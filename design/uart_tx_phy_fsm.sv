==> flow/design.v <==
module uart_tx_phy_fsm(
    input system_clock,
    input clock_enable,
    input rst_n,
    input center_push,
    input [7:0] data_in,
    input [1:0] delay,
    output reg tx_busy,
    output reg Tx
    );
localparam int CNT_50MS = 2881/2;
localparam int CNT_100MS = 5761/2;
localparam int CNT_200MS = 11521/2;
typedef enum logic [2:0] {IDLE,START,DATA,STOP,WAIT} state_e;
state_e current_state, next_state;
reg [3:0] data_counter;
reg [7:0] data_reg; 
reg [14:0] delay_val;
reg [14:0] count_delay;
always @(*) begin
    case(delay)
        2'b00: delay_val = 0;  
        2'b01: delay_val = CNT_50MS;  
        2'b10: delay_val = CNT_100MS;  
        2'b11: delay_val = CNT_200MS;  
        default: delay_val = 0;  
    endcase
end
always @(posedge system_clock or negedge rst_n) begin
    if (!rst_n) current_state <= IDLE;
    else if(clock_enable) current_state <= next_state;
end
always @(posedge system_clock or negedge rst_n) begin
    if(!rst_n) begin
        Tx <= 1;
        data_counter <= 0;
        count_delay <= 0;
        tx_busy  <= 0;
        data_reg <= 0;
        end else if(clock_enable) begin
    case (next_state) 
    IDLE: 
        begin
            Tx <= 1;
            tx_busy <= 0;
        end
    START: 
        begin
            tx_busy <= 1;
            Tx <= 0;
            data_counter <= 0;
            data_reg <= data_in; 
        end
    DATA: 
        begin
            data_counter <= data_counter+1;
            Tx <= data_reg[0];
            data_reg <= { 1'b0 ,data_reg[7:1]};  
        end
    STOP: 
        begin
            Tx <= 1;
            count_delay <= 0;
        end
     WAIT: 
     begin
         count_delay <= count_delay + 1;
     end
        default: begin Tx <= 1'b0; data_counter <=0; tx_busy <= 0; end 
    endcase
    end
end
always @(*) begin
    case(current_state)        
        IDLE: next_state = (center_push == 1) ? START : IDLE;
        START: next_state = (current_state == START) ? DATA : START;
        DATA: next_state = (data_counter == 8) ? STOP : DATA;
        STOP: next_state = (delay_val == 0) ? IDLE : WAIT;  
        WAIT: next_state = (count_delay == delay_val) ? IDLE : WAIT;
        default: next_state = IDLE;
    endcase
end
endmodule
* Reports on uart_tx_phy_fsm *
What the tools print for uart_tx_phy_fsm, step after step.
Lines are those of the file above, counted from 1.
Operators carry their Yosys type and port widths (W data, S select, Z words).
Cell names lack the library's common part.
A cell with -- has no value.

inputs
  top = uart_tx_phy_fsm
  clock = system_clock
  library = sky130hd
  library corner = tt_025C_1v80

* Word-level counts *
Yosys after proc, flatten, opt, wreduce and memory -nomap, before mapping. Memory bits, and registers merged into a memory's read port (data or address), are not among the register bits. Print and check cells are not counted. Equal cells are merged and count once.

operators by class
  equality and inequality tests = 13
  add/sub/neg operators = 2
  bitwise gates (word level) = 3
  muxes and demuxes = 11
  reductions and logical operators = 14

operator list
  kind                     count
  $pmux W15 S4             1
  $pmux W15 S2             1
  $pmux W8 S2              1
  $add A15 B1 Y15 const B  1
  $eq A15 B15 Y1           1
  $logic_not A15 Y1        1
  $pmux W3 S5              1
  $eq A3 B2 Y1 const B     4
  $reduce_and A2 Y1        5
  $pmux W4 S2              1
  $eq A3 B1 Y1 const B     2
  $eq A3 B3 Y1 const B     2
  $logic_not A3 Y1         2
  $reduce_or A3 Y1         2
  $mux W3                  2
  $eq A2 B2 Y1 const B     2
  $reduce_bool A2 Y1       2
  $add A4 B1 Y4 const B    1
  $eq A4 B4 Y1 const B     1
  $not A1 Y1               3
  $pmux W1 S3              1
  $eq A2 B1 Y1 const B     1
  $logic_not A2 Y1         1
  $reduce_or A2 Y1         1
  $pmux W1 S2              1
  $mux W1                  2

bit counts
  output and inout port bits = 2
  flip-flop bits (word level) = 32

* Logic depth *
Depth = most cells in a row (Yosys ltp): at word level without a register or memory, in the mapped netlist without a sequential cell, where the memories' decode and read muxes count.

logic depth
  word-level depth = 9
  ABC_AREA = 0
  mapped depth = 10
  depth with buffers taken out = 8

* Synthesis result *
The flow's flattened synthesis, as Yosys stat reports it; memories are mapped. The netlist is that of the ABC_AREA named above (0 if unset); the other value can give another one.

cell types
  type     count  total area (um^2)
  dfrtp_1  32     800.768
  a211o_1  12     105.101
  ha_1     8      100.096
  o221a_2  7      78.826
  and3_1   12     75.072
  inv_1    18     67.565
  or2_2    10     62.56
  nor2_1   15     56.304
  nand3_1  11     55.053
  dfstp_2  2      52.55
  o21ai_0  10     50.048
  nor3b_1  6      45.043
  a31oi_1  6      37.536
  nand2_1  10     37.536
  nor3_1   7      35.034
  xor2_1   4      35.034
  a21o_1   4      30.029
  a21oi_1  6      30.029

Not listed: further types 28, cells in them 45.

mapped netlist
  cells in the netlist = 225
  buffer cells = 8
  mapped flip-flops = 34
  sequential part of the area = 853.3 um^2
  chip area (Yosys) = 2114.5 um^2

* Path before layout *
OpenSTA on the mapped netlist: ideal clock, no wires. The path of least setup slack (recovery checks aside). Input and output delay are each 20% of the period. Register names are those of the netlist, which keeps one name where synthesis merged equal registers.

path after synthesis
  path kind = input to register
  start = input delay[1]
  end = register count_delay[11]
  time at the first pin = 0.584 ns
  buffers on the path = 1
  external input delay = 0.584 ns
  delay of the path = 2.239 ns
  setup time = 0.124 ns
  stages on the path = 9
  required time = 2.796 ns
  arrival time = 2.699 ns
  setup slack = 0.097 ns
  clock period = 2.92 ns
  synthesis period reached = 2.823 ns

"delay of the path" is the arrival time less input delay plus setup time.
"stages on the path": output pins that drive a net of the path, with the launching flip-flop's if there is one; two outputs of one cell count as two.
"synthesis period reached" = period - worst setup slack (recovery checks aside). The figure is calculated, with input and output delays left at 20% of the set period.
The rows between start and end are the longest chain of elaborated cells between them; the timing report does not say that the signal goes this way. Where chains are equally long, one stands for them.
Each line given opens the expression or statement behind the cell; cells for indexed reads and writes are added by Yosys, which also makes memories of some case tables.
At most two assigning lines are given for a register; there are more.

on the way, after synthesis
  path through = inv_1 -> ha_1 -> or4_4 -> a22oi_2 -> nand4_4 -> a2111oi_4 -> o21ai_2 -> buf_4 -> a211o_1
  cells in the longest elaborated chain = 8
  elaborated cells on any way between the ends = 15
  source lines of those cells = 5
  classes of those cells = eq/ne: 6; mux: 5; reduce/logical: 4

RTL lines, path after synthesis
  element             line  source
  start: declaration  7     input [1:0] delay,
  $eq A2 B2 Y1        21    case(delay)
  $pmux W15 S4        21
  $eq A15 B15 Y1      79    WAIT: next_state = (count_delay == delay_val) ? IDLE : WAIT;
  $mux W3             79
  $pmux W3 S5         74    case(current_state)
  $eq A3 B3 Y1        41    case (next_state)
  $reduce_bool A2 Y1  --
  $reduce_and A2 Y1   --
  end: assignment     37    count_delay <= 0;
  end: assignment     67    count_delay <= count_delay + 1;
  end: declaration    19    reg [14:0] count_delay;

* Timing after layout *
Path of least setup slack in the final report of flow run A (OpenROAD, finished layout, wires in). Where an end is a register, its clock arrival counts in the times.

path post-layout
  path kind = input to register
  start = input delay[1]
  end = register count_delay[10]
  buffers on the path = 2
  setup time = 0.11 ns
  required time = 5.24 ns
  external input delay = 1.01 ns
  clock period = 5.06 ns
  setup slack = 1.85 ns
  arrival time = 3.40 ns
  time at the first pin = 1.01 ns
  stages on the path = 10

The rows between start and end are the longest chain of elaborated cells between them; the timing report does not say that the signal goes this way. Where chains are equally long, one stands for them.
At most two assigning lines are given for a register; there are more.

on the way, post-layout
  path through = dlymetal6s2s_1 -> inv_1 -> ha_2 -> or4_4 -> a22oi_2 -> nand4_4 -> a2111oi_4 -> o21ai_2 -> buf_4 -> a211o_1
  cells in the longest elaborated chain = 8
  elaborated cells on any way between the ends = 15
  source lines of those cells = 5
  classes of those cells = eq/ne: 6; mux: 5; reduce/logical: 4

RTL lines, path post-layout
  element             line  source
  start: declaration  7     input [1:0] delay,
  $eq A2 B2 Y1        21    case(delay)
  $pmux W15 S4        21
  $eq A15 B15 Y1      79    WAIT: next_state = (count_delay == delay_val) ? IDLE : WAIT;
  $mux W3             79
  $pmux W3 S5         74    case(current_state)
  $eq A3 B3 Y1        41    case (next_state)
  $reduce_bool A2 Y1  --
  $reduce_and A2 Y1   --
  end: assignment     37    count_delay <= 0;
  end: assignment     67    count_delay <= count_delay + 1;
  end: declaration    19    reg [14:0] count_delay;

Memo
Re: implementation data of uart_tx_phy_fsm

Module uart_tx_phy_fsm, platform sky130hd: 2 stored runs of the flow (Yosys, OpenROAD) with differing settings, in no particular order. Input and output delays are each 20% of the period that was set; the output load is 0.01 pF.
"clock period reached" = clock period - worst setup slack. The figure is calculated, with input and output delays left at 20% of the set period.
"time used up by the worst setup path" means the part of the period allowed to the worst setup path (the constraints hold back 20% at inputs and 20% at outputs) less its slack; where the path has registers, the arrival times of their clocks count too.
"power consumption": no workload was simulated; the value follows from the tool's default switching activity.
A setting shown as . is not set for that run.

setting or result                          flow run A         flow run B
period_ns                                  5.06               4.79
CORE_UTILIZATION                           32                 44
SETUP_SLACK_MARGIN                         1.47               -0.24
PLACE_DENSITY_LB_ADDON                     0.06               0.01
CORE_MARGIN                                4                  2
GPL_TIMING_DRIVEN                          0                  .
GPL_ROUTABILITY_DRIVEN                     0                  0
CTS_CLUSTER_SIZE                           90                 .
CTS_CLUSTER_DIAMETER                       53                 .
SLEW_MARGIN                                35                 35
MIN_ROUTING_LAYER                          met2               met1
MAX_ROUTING_LAYER                          met5               .
CAP_MARGIN                                 20                 5
CELL_PAD_IN_SITES_DETAIL_PLACEMENT         .                  2
TNS_END_PERCENT                            .                  70
Yosys chip area after synthesis (um^2)     2114.5             2114.5
die outline area (um^2)                    7972.7             5376.6
standard-cell area after layout (um^2)     2591.2             2407.3
utilization                                0.406              0.513
smallest setup slack (ns)                  1.845              0.958
setup TNS (ns)                             0.000              0.000
worst hold slack (ns)                      0.511              0.533
power consumption (uW)                     1021               1031
clock period reached (ns)                  3.215              3.832
time used up by the worst setup path (ns)  2.20               2.87
worst path kind                            input to register  input to register
