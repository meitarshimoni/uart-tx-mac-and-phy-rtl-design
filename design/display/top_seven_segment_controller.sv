==> flow/design.v <==
module anode_decoder(
    input [7:0] anode_in,
    output reg [2:0] anode_sel
);
always @(*) begin
    case (anode_in)
        ~(8'b0000_0001): anode_sel = 7;
        ~(8'b0000_0010): anode_sel = 6;
        ~(8'b0000_0100): anode_sel = 5; 
        ~(8'b0000_1000): anode_sel = 4;
        ~(8'b0001_0000): anode_sel = 3;
        ~(8'b0010_0000): anode_sel = 2;
        ~(8'b0100_0000): anode_sel = 1;
        ~(8'b1000_0000): anode_sel = 0; 
        default: anode_sel = 3'b100;  
    endcase
end
endmodule
module decoder_bin2hex(
    input [3:0] bin_in_hex,
    output reg [6:0] decoded
);
always @(*) begin
    case (bin_in_hex)
        4'b0000: decoded = ~(7'b111_1110);  
        4'b0001: decoded = ~(7'b011_0000);  
        4'b0010: decoded = ~(7'b110_1101);  
        4'b0011: decoded = ~(7'b111_1001);  
        4'b0100: decoded = ~(7'b011_0011);  
        4'b0101: decoded = ~(7'b101_1011);  
        4'b0110: decoded = ~(7'b101_1111);  
        4'b0111: decoded = ~(7'b111_0000);  
        4'b1000: decoded = ~(7'b111_1111);  
        4'b1001: decoded = ~(7'b111_1011);  
        4'b1010: decoded = ~(7'b111_0111);  
        4'b1011: decoded = ~(7'b001_1111);  
        4'b1100: decoded = ~(7'b100_1110);  
        4'b1101: decoded = ~(7'b011_1101);  
        4'b1110: decoded = ~(7'b100_1111);  
        4'b1111: decoded = ~(7'b100_0111);  
        default: decoded = ~(7'b111_1110);  
    endcase
end 
endmodule
module mux4x1(
    input [3:0] in0,
    input [3:0] in1,
    input [3:0] in2,
    input [3:0] in3,
    input [3:0] in4,
    input [3:0] in5,
    input [3:0] in6,
    input [3:0] in7,
    input [2:0] sel,
    output reg [3:0] mux_out
);
always @(*) begin
    case (sel)
        3'd0: mux_out = in0;
        3'd1: mux_out = in1;
        3'd2: mux_out = in2;
        3'd3: mux_out = in3;
        3'd4: mux_out = in4;
        3'd5: mux_out = in5;
        3'd6: mux_out = in6;
        3'd7: mux_out = in7;
        default: mux_out = 0;  
    endcase
end
endmodule
module rotate_register#(parameter DATA_WIDTH = 8)(
    input clk,
    input CE,
    input reset_n,
    output reg [DATA_WIDTH-1:0] parallel_out
);
always @(posedge clk or negedge reset_n) begin
    if(!reset_n) begin
        parallel_out <= 8'b1000_0000;
    end else if (CE) begin
        parallel_out <= {parallel_out[0], parallel_out[7:1]};
    end else parallel_out <= parallel_out;  
end
endmodule
module top_seven_segment_controller(
    input system_clock, 
    input clock_enable,
    input cpu_rst_n,
    input [7:0] seg87,
    input [7:0] seg65,
    input [7:0] seg43,
    input [7:0] seg21,
    output [6:0] cathodes_out, 
    output [7:0] anode_out
);
wire [2:0] anode_sel;
wire [3:0] hexa_digit;
wire [32:0] total_disp;
assign total_disp = {seg87,seg65,seg43,seg21};
rotate_register rot_reg_inst(
    .clk(system_clock),
    .CE(clock_enable),
    .reset_n(cpu_rst_n),
    .parallel_out(anode_out)
);
anode_decoder anode_dec_inst(
    .anode_in(anode_out),
    .anode_sel(anode_sel)
);
mux4x1 mux_inst(
    .in0(seg87[7:4]),  
    .in1(seg87[3:0]),  
    .in2(seg65[7:4]),  
    .in3(seg65[3:0]),  
    .in4(seg43[7:4]),
    .in5(seg43[3:0]),
    .in6(seg21[7:4]),
    .in7(seg21[3:0]),
    .sel(anode_sel),
    .mux_out(hexa_digit)
);
decoder_bin2hex dec_inst(
    .bin_in_hex(hexa_digit),
    .decoded(cathodes_out)
);
endmodule
# Tool chain data of top_seven_segment_controller
# The steps from the RTL of top_seven_segment_controller to its reports follow in flow order.
# Line numbers count from 1 in the design file above.
# Operators: Yosys type, input widths -> output width; for muxes data width and select width s.
# Library cell names are shortened.
# A cell with - has no value.
# setup
top_module	top_seven_segment_controller
clk_port	system_clock
lib	sky130hd
corner	tt_025C_1v80

# Word-level counts
# Yosys after proc, flatten, opt, wreduce and memory -nomap, before mapping. Enables and synchronous resets that opt folds into registers are not counted as muxes. Memory bits, and registers merged into a memory's read port (data or address), are not among the register bits. Print and check cells are not counted. Equal cells are merged and count once.
# Memory sizes are those after Yosys's memory passes, which may raise the word count (mostly to a power of two), join words into wider ones and drop unused or constant bits.
# word_totals
out_inout_bits	15
in_bits	35
n_memories	1
reg_bits	8
rom_bits	112
word_cells	19
# classes
eq_ne	14
reduce_and_logical	1
muxes	2
# mem_list
name	size	word_bits	rd	write_ports	line_no	text
(no name shown)	16	7	1	0	24	case (bin_in_hex)
# op_table
op	count
$eq 8x8->1 const B	6
$pmux 4 s8	1
$pmux 3 s7	1
$eq 3x3->1 const B	4
$eq 8x7->1 const B	1
$eq 3x2->1 const B	2
$eq 3x1->1 const B	1
$logic_not 3->1	1

# Longest topological paths
# Depth = most cells in a row (Yosys ltp): at word level without a register or memory, in the mapped netlist without a sequential cell, where the memories' decode and read muxes count.
# depth
ltp_word	4
abc_area	0
ltp_mapped	12
mapped_depth_nobuf	10

# Synthesis result
# Yosys stat after the flow's synthesis: flattened, memories mapped to cells. It holds for the ABC_AREA given above (unset counts as 0); a run with the other value may have another netlist.
# mapped
cell_count	125
synth_area_um2	1161.1
seq_area_um2	201.4
buffers	11
ffs	8
# types
type	count	area_total_um2
dfrtp_1	7	175.168
mux2i_1	8	80.077
mux2_2	7	78.826
ha_1	6	75.072
a22oi_1	7	52.55
buf_6	4	45.043
inv_1	10	37.536
a22o_1	4	35.034
xnor2_1	4	35.034
o32ai_2	2	32.531
o21ai_0	6	30.029
dfstp_2	1	26.275
nand4b_1	3	26.275
xor2_1	3	26.275
nor3b_2	2	25.024
nand2_1	6	22.522
o32a_4	1	22.522
nand4_4	1	21.27
# Other cell types: 30; their cells: 43.
# By module: a second synthesis without flattening, with its own total; a netlist apart from the flattened one above.
# hier_totals
cells_unflattened	108
area_unflattened_um2	1048.5
# Rows give one instance, submodules left out.
# by_module
mod	n_inst	mod_area_um2	n_cells	mod_seq_area_um2
rotate_register	1	332.8	17	201.4
mux4x1	1	307.8	39	0.0
decoder_bin2hex	1	269.0	33	0.0
anode_decoder	1	138.9	19	0.0
top_seven_segment_controller	1	0.0	0	0.0

# Worst setup path after synthesis
# OpenSTA on the mapped netlist: ideal clock, no wires. The path of least setup slack (recovery checks aside). Input and output delay are each 20% of the period. Register names are those of the netlist, which keeps one name where synthesis merged equal registers.
# synth_timing
path_kind	flip-flop to output port
startpoint	register rot_reg_inst.parallel_out[7]
endpoint	output cathodes_out[6]
arrival_ps	2595
required_ps	3104
stages	11
out_delay_ps	776
launch_ps	0
n_path_buf	1
path_slack_ps	509
delay_ps	2595
period_ps	3880
period_less_setup_slack_ps	3371
# "delay_ps" = arrival - input delay + setup time.
# At an output port there is no setup time.
# "stages" counts driving pins, that of a launching flip-flop among them; a cell with two outputs on the path counts twice.
# "period_less_setup_slack_ps" is the clock period less the worst setup slack; recovery checks do not enter. This is arithmetic on one report: input and output delays are still those of the set period (20% each).
# The rows between start and end are the longest chain of elaborated cells between them; the timing report does not say that the signal goes this way. Where chains are equally long, one stands for them.
# A line is the first line of the expression or statement that the cell stems from. Yosys adds cells for indexed reads and writes and turns some case tables into memories.
# The chain passes a memory read, where the word-level depth is cut; so it can be longer than that depth.
# At most two assigning lines are given for a register; there are more.
# synth_between
path_cell_list	dfstp_2 > buf_4 > nand4_2 > or4b_4 > nand4_4 > a21oi_1 > o32ai_2 > inv_1 > ha_1 > nor3b_2 > a211oi_2
elab_chain_cells	5
cells_between	18
lines_between	3
classes_between	eq/ne (14); mux (2); reduce/logical (1); memory (1)
# synth_lines
element	line_no	text
from (decl)	75	output reg [DATA_WIDTH-1:0] parallel_out
from (assign)	81	parallel_out <= {parallel_out[0], parallel_out[7:1]};
from (assign)	82	end else parallel_out <= parallel_out;
$eq 8x7->1	6	case (anode_in)
$pmux 3 s7	6
$eq 3x3->1	58	case (sel)
$pmux 4 s8	58
$mem_v2 16x7	24	case (bin_in_hex)
to (decl)	93	output [6:0] cathodes_out,

# Settings of 2 stored flow runs for module top_seven_segment_controller (sky130hd), not sorted in any way. The constraints put input and output delay at 20% of the set period each and load the outputs with 0.01 pF.
# Settings: n/a = not set for that run.
name,entry A,entry B
period_ns,3.62,5.57
CORE_UTILIZATION,56,40
SETUP_SLACK_MARGIN,0.65,n/a
PLACE_DENSITY_LB_ADDON,0.07,0.25
ABC_AREA,0,n/a
GPL_TIMING_DRIVEN,1,n/a
CAP_MARGIN,10,10
SLEW_MARGIN,35,20
CORE_MARGIN,2,2
CORE_ASPECT_RATIO,n/a,1.14
CELL_PAD_IN_SITES_GLOBAL_PLACEMENT,n/a,2
CELL_PAD_IN_SITES_DETAIL_PLACEMENT,n/a,0
CTS_CLUSTER_DIAMETER,n/a,376
# Entry A: did not finish, clock tree synthesis stopped with DPL-0038
# Entry B: did not finish, placement stopped with FLW-0024
